==> flow/design.v <==
`timescale 1ns / 1ps
module one_sec_gen(
    clk,
    reset,
	i_run_en,
	i_freq,
    o_one_sec_tick
    );
parameter P_COUNT_BIT = 30;  
input 						clk;
input 						reset;
input 						i_run_en;
input [P_COUNT_BIT-1:0]		i_freq;
output reg					o_one_sec_tick;
	reg 	[P_COUNT_BIT-1:0] 	r_counter; 
	always @(posedge clk) begin
	    if(reset) begin
			r_counter <= {P_COUNT_BIT{1'b0}};
			o_one_sec_tick <= 1'b0;
	    end else if (i_run_en) begin
			if(r_counter == i_freq -1) begin
				r_counter <= 0;
				o_one_sec_tick <= 1'b1;
			end else begin
				r_counter <= r_counter + 1'b1;
				o_one_sec_tick <= 1'b0;
			end
		end else begin
			o_one_sec_tick <= 1'b0;
		end
	end
endmodule
`timescale 1ns / 1ps
module tick_gen(
    clk,
    reset,
	i_run_en,
	i_tick,
    o_tick_gen,
    o_cnt_val
    );
parameter P_DELAY_OUT = 0;  
parameter P_COUNT_BIT = 6;  
parameter P_INPUT_CNT = 60;  
input 								clk;
input 								reset;
input 								i_run_en;
input 								i_tick;
output reg							o_tick_gen;
output [P_COUNT_BIT-1:0]			o_cnt_val;
reg [P_COUNT_BIT-1:0]		r_cnt_val;
	always @(posedge clk) begin
	    if(reset) begin
			r_cnt_val <= {P_COUNT_BIT{1'b0}};
			o_tick_gen <= 1'b0;
	    end else if (i_run_en & i_tick) begin
			if(r_cnt_val == P_INPUT_CNT -1) begin
				r_cnt_val <= 0;
				o_tick_gen <= 1'b1;
			end else begin
				r_cnt_val <= r_cnt_val + 1'b1;
			end
	    end else begin
			o_tick_gen <= 1'b0;
		end
	end
genvar gi;
generate
	if(P_DELAY_OUT == 0) begin  
		assign o_cnt_val = r_cnt_val;
	end else if (P_DELAY_OUT == 1) begin  
		reg [P_COUNT_BIT-1:0]		r_cnt_val_d;
		always @(posedge clk) begin
			r_cnt_val_d <= r_cnt_val;
		end
		assign o_cnt_val = r_cnt_val_d;
	end else begin   
		reg [P_COUNT_BIT-1:0]		r_cnt_val_d [P_DELAY_OUT-1:0];
		always @(posedge clk) begin
			r_cnt_val_d[0] <= r_cnt_val;
		end
		for(gi = 1; gi < P_DELAY_OUT; gi = gi + 1) begin : gen_delay
			always @(posedge clk) begin
				r_cnt_val_d[gi] <= r_cnt_val_d[gi-1];
			end
		end
		assign o_cnt_val = r_cnt_val_d[P_DELAY_OUT-1];
	end
endgenerate
endmodule
`timescale 1ns / 1ps
module watch_top(
    clk,
    reset,
	i_run_en,
	i_freq,
    o_sec,
    o_min,
    o_hour,
	o_day
    );
parameter P_COUNT_BIT = 30;  
parameter P_SEC_BIT	 = 6;  
parameter P_MIN_BIT	 = 6;  
parameter P_HOUR_BIT = 5;  
parameter P_DAY_BIT = 9;  
input 							clk;
input 							reset;
input 							i_run_en;
input	[P_COUNT_BIT-1:0]		i_freq;
output 	[P_SEC_BIT-1:0]			o_sec;
output 	[P_MIN_BIT-1:0]			o_min;
output 	[P_HOUR_BIT-1:0]		o_hour;
output 	[P_DAY_BIT-1:0]			o_day;
wire w_one_sec_tick;
wire w_one_min_tick;
wire w_one_hour_tick;
wire w_one_day_tick;
one_sec_gen 
# (
	.P_COUNT_BIT	(P_COUNT_BIT) 
) u_one_sec_gen(
	.clk 				(clk			),
	.reset 				(reset			),
	.i_run_en			(i_run_en		),
	.i_freq				(i_freq			),
	.o_one_sec_tick 	(w_one_sec_tick	)
);
tick_gen
# (
	.P_DELAY_OUT	(3),
	.P_COUNT_BIT	(P_SEC_BIT),
	.P_INPUT_CNT	(60)  
) u_tick_gen_sec(
    .clk				(clk			),
    .reset				(reset			),
	.i_run_en			(i_run_en		),
	.i_tick				(w_one_sec_tick	),
    .o_tick_gen			(w_one_min_tick	),
    .o_cnt_val			(o_sec			)
);
tick_gen
# (
	.P_DELAY_OUT	(2),
	.P_COUNT_BIT	(P_MIN_BIT),
	.P_INPUT_CNT	(60)  
) u_tick_gen_min(
    .clk				(clk			),
    .reset				(reset			),
	.i_run_en			(i_run_en		),
	.i_tick				(w_one_min_tick	),
    .o_tick_gen			(w_one_hour_tick),
    .o_cnt_val			(o_min			)
);
tick_gen
# (
	.P_DELAY_OUT	(1),
	.P_COUNT_BIT	(P_HOUR_BIT),
	.P_INPUT_CNT	(24)  
) u_tick_gen_hour(
    .clk				(clk			),
    .reset				(reset			),
	.i_run_en			(i_run_en		),
	.i_tick				(w_one_hour_tick),
    .o_tick_gen			(w_one_day_tick), 
    .o_cnt_val			(o_hour			)
);
tick_gen
# (
	.P_DELAY_OUT	(0),
	.P_COUNT_BIT	(P_DAY_BIT),
	.P_INPUT_CNT	(365)  
) u_tick_gen_day(
    .clk				(clk			),
    .reset				(reset			),
	.i_run_en			(i_run_en		),
	.i_tick				(w_one_day_tick),
    .o_tick_gen			(				),  
    .o_cnt_val			(o_day			)
);
endmodule
==> Reports on watch_top <==
What the tools print for watch_top, step after step.
Lines are those of the file above, counted from 1.
Operators carry their Yosys type and port widths (W data, S select, Z words).
Library cell names are shortened.
{ "design": {"top_module": "watch_top", "clock_port": "clk", "cell_library": "sky130hd", "corner": "tt_025C_1v80"} }

==> Word-level counts <==
Source: Yosys, flattened and elaborated. Widths are those after wreduce. Registers that Yosys merges into a memory's read port (data or address) are not register bits. Print and check cells do not count. Equal cells are merged and count once.
{ "bits": {"latchBits": 0, "mem_count": 0, "mem_bits_rw": 0, "clocked_rd_ports_x_width": 0, "mem_bits_ro": 0, "regBits": 95, "input_bits": 33} }
{ "classes": {"eq_ne": 5, "compare": 0, "add_sub_neg": 6, "reduce_and_logical": 4, "div": 0, "logic": 8, "multipliers": 0, "mux": 6, "shift": 0} }
{ "ops": {"columns": ["operator", "n"], "rows": [
  ["$eq A30 B32 Y1", 1],
  ["$sub A30 B1 Y31 const B", 1],
  ["$add A30 B1 Y30 const B", 1],
  ["$mux W30", 1],
  ["$add A6 B1 Y6 const B", 2],
  ["$eq A6 B6 Y1 const B", 2],
  ["$mux W6", 2],
  ["$add A9 B1 Y9 const B", 1],
  ["$eq A9 B9 Y1 const B", 1],
  ["$mux W9", 1],
  ["$reduce_or A2 Y1", 4],
  ["$add A5 B1 Y5 const B", 1],
  ["$eq A5 B5 Y1 const B", 1],
  ["$mux W5", 1],
  ["$and A1 B1 Y1", 4],
  ["$not A1 Y1", 4],
  ["$mux W1", 1]
]} }

==> Longest topological paths <==
Longest topological path by Yosys (ltp), each cell counted once; first at word level (registers and memories cut), then after technology mapping (sequential cells cut; the memories' decode and read muxes count).
{ "depth": {"word_depth": 3, "ABC_AREA": 0, "depth_mapped": 10} }

==> Synthesis result <==
Source: synth_stat.txt of the flow (Yosys; design flattened, memories mapped). It holds for the ABC_AREA given above (unset counts as 0); a run with the other value may have another netlist.
{ "types": {"columns": ["cell_type", "n"], "rows": [
  ["dfxtp_1", 95],
  ["xor2_1", 48],
  ["xnor2_1", 30],
  ["a211oi_1", 31],
  ["nor2_1", 46],
  ["nand2_1", 37],
  ["nand4_1", 21],
  ["nand3_1", 18],
  ["ha_1", 7],
  ["clkbuf_1", 18],
  ["a21oi_1", 13],
  ["nor3_1", 13],
  ["inv_1", 15],
  ["nor4_1", 9],
  ["o21ai_0", 10],
  ["and3_1", 7],
  ["and4_1", 5],
  ["nand3b_1", 5]
]} }
Not listed: further types 33, cells in them 72.
{ "synth_totals": {"cells": 500, "yosys_area_um2": 4521.8, "buffers": 21, "flip_flops": 95} }
The figures by module come from a second, unflattened synthesis with its own total; it is not the netlist above.
{ "unflattened": {"cells_unflattened": 501, "hier_area_um2": 4729.5} }
Each row is one instance without its submodules.
{ "modules": {"columns": ["module", "mod_area_um2", "cells", "n_inst"], "rows": [
  ["one_sec_gen (P_COUNT_BIT=30)", 2630.0, 308, 1],
  ["tick_gen", 693.2, 55, 1],
  ["tick_gen", 573.0, 52, 1],
  ["tick_gen", 479.2, 53, 1],
  ["tick_gen", 354.1, 33, 1],
  ["watch_top", 0.0, 0, 1]
]} }

==> Path before layout <==
Source: OpenSTA report_checks on the synthesized netlist (no wires, ideal clock, input and output delay 20% of the period each), path of least setup slack; recovery checks are left aside. Register names are those of the netlist, which keeps one name where synthesis merged equal registers.
{ "synth_timing": {"path_type": "in2reg", "startpoint": "input i_freq[1]", "endpoint": "register u_one_sec_gen.r_counter[21]", "driving_pins": 8, "period_ns": 5.61, "setup_time_ns": 0.137, "slack_ns": 1.984, "arrival_ns": 3.488, "path_delay_ns": 2.503, "launch_ns": 1.122, "path_buffers": 1, "period_less_setup_slack_ns": 3.626} }
"path_delay_ns" is the arrival time less input delay plus setup time.
"driving_pins" counts driving pins, that of a launching flip-flop among them; a cell with two outputs on the path counts twice.
"period_less_setup_slack_ns" = period - worst setup slack (recovery checks aside). The figure is calculated, with input and output delays left at 20% of the set period.
The rows between start and end are the longest chain of elaborated cells between them; the timing report does not say that the signal goes this way. Where chains are equally long, one stands for them.
Each line given opens the expression or statement behind the cell; cells for indexed reads and writes are added by Yosys, which also makes memories of some case tables.
A register here has more assigning lines than the two given.
{ "synth_via": {"path_cell_list": "or4_4 -> or4b_1 -> a32o_1 -> a22o_1 -> or4_4 -> nor4_4 -> buf_6 -> a211oi_1", "elab_chain_cells": 3, "cone_cells": 3, "cone_classes": "add/sub: 1; eq/ne: 1; mux: 1"} }
{ "synth_rtl": {"columns": ["item", "line", "rtl"], "rows": [
  ["from (decl)", 110, "input [P_COUNT_BIT-1:0] i_freq;"],
  ["$sub A30 B1 Y31", 21, "if(r_counter == i_freq -1) begin"],
  ["$eq A30 B32 Y1", 21, null],
  ["$mux W30", 21, null],
  ["to (assign)", 22, "r_counter <= 0;"],
  ["to (assign)", 25, "r_counter <= r_counter + 1'b1;"],
  ["to (decl)", 15, "reg [P_COUNT_BIT-1:0] r_counter;"]
]} }

==> Worst path after layout <==
From the final timing report of stored run 2: the path of least setup slack in the routed layout; clock arrival at registers is part of the times.
{ "layout_timing": {"path_type": "in2reg", "startpoint": "input i_freq[3]", "endpoint": "register u_one_sec_gen.r_counter[19]", "setup_time_ns": 0.12, "path_buffers": 4, "slack_ns": -0.27, "launch_ns": 0.57, "driving_pins": 11, "arrival_ns": 3.33, "period_ns": 2.84} }
The rows between start and end are the longest chain of elaborated cells between them; the timing report does not say that the signal goes this way. Where chains are equally long, one stands for them.
A register here has more assigning lines than the two given.
{ "layout_via": {"path_cell_list": "buf_6 -> or4_4 -> or4b_4 -> a32o_1 -> a22o_1 -> or4_4 -> nor4_4 -> buf_6 -> buf_6 -> buf_16 -> a211oi_2", "elab_chain_cells": 3, "cone_cells": 3, "cone_classes": "add/sub: 1; eq/ne: 1; mux: 1"} }
{ "layout_rtl": {"columns": ["item", "line", "rtl"], "rows": [
  ["from (decl)", 110, "input [P_COUNT_BIT-1:0] i_freq;"],
  ["$sub A30 B1 Y31", 21, "if(r_counter == i_freq -1) begin"],
  ["$eq A30 B32 Y1", 21, null],
  ["$mux W30", 21, null],
  ["to (assign)", 22, "r_counter <= 0;"],
  ["to (assign)", 25, "r_counter <= r_counter + 1'b1;"],
  ["to (decl)", 15, "reg [P_COUNT_BIT-1:0] r_counter;"]
]} }

Ticket comment

Settings and measured results of 2 stored flow runs for module watch_top (sky130hd), not sorted in any way. The constraints put input and output delay at 20% of the set period each and load the outputs with 0.01 pF.
"achieved clock period (ns)": clock period set for the run, less the worst setup slack. It is reckoned from that one timing run; input and output delays stay at 20% of the period that was set.
"worst setup path time (ns)" is the time allowed to the run's worst setup path (the clock period less input and output delay, where it has them) less its slack. Clock arrival times count: a late capture clock shortens it, a late launch clock lengthens it.
"finish__power__total": no workload was simulated; the value follows from the tool's default switching activity.

settings of stored run 1
{
  "period_ns": 1.97,
  "CORE_UTILIZATION": 70,
  "SETUP_SLACK_MARGIN": -0.07,
  "CORE_MARGIN": 9,
  "CELL_PAD_IN_SITES_GLOBAL_PLACEMENT": 3,
  "CELL_PAD_IN_SITES_DETAIL_PLACEMENT": 2,
  "TNS_END_PERCENT": 40,
  "MAX_ROUTING_LAYER": "met4",
  "CAP_MARGIN": 20,
  "SLEW_MARGIN": 20
}
report of stored run 1: did not finish, place, GPL-0301

settings of stored run 2
{
  "period_ns": 2.84,
  "CORE_UTILIZATION": 57,
  "SETUP_SLACK_MARGIN": 0.58,
  "PLACE_DENSITY": 0.55,
  "CORE_ASPECT_RATIO": 1.69,
  "CELL_PAD_IN_SITES_GLOBAL_PLACEMENT": 1,
  "GPL_ROUTABILITY_DRIVEN": 0,
  "CTS_CLUSTER_SIZE": 95,
  "CAP_MARGIN": 5,
  "SLEW_MARGIN": 40,
  "CORE_MARGIN": 2
}
report of stored run 2
yosys chip area after synthesis (um^2): 4521.8
finish__design__die__area: 8686.2
finish__design__instance__area__stdcell: 6419.9
finish__design__instance__utilization: 0.8255
finish__timing__setup__ws: -0.274
finish__timing__setup__tns: -7.358
finish__timing__hold__ws: 0.324
finish__power__total: 2.753e-03
achieved clock period (ns): 3.114
worst setup path time (ns): 2.55
worst setup path kind: in2reg
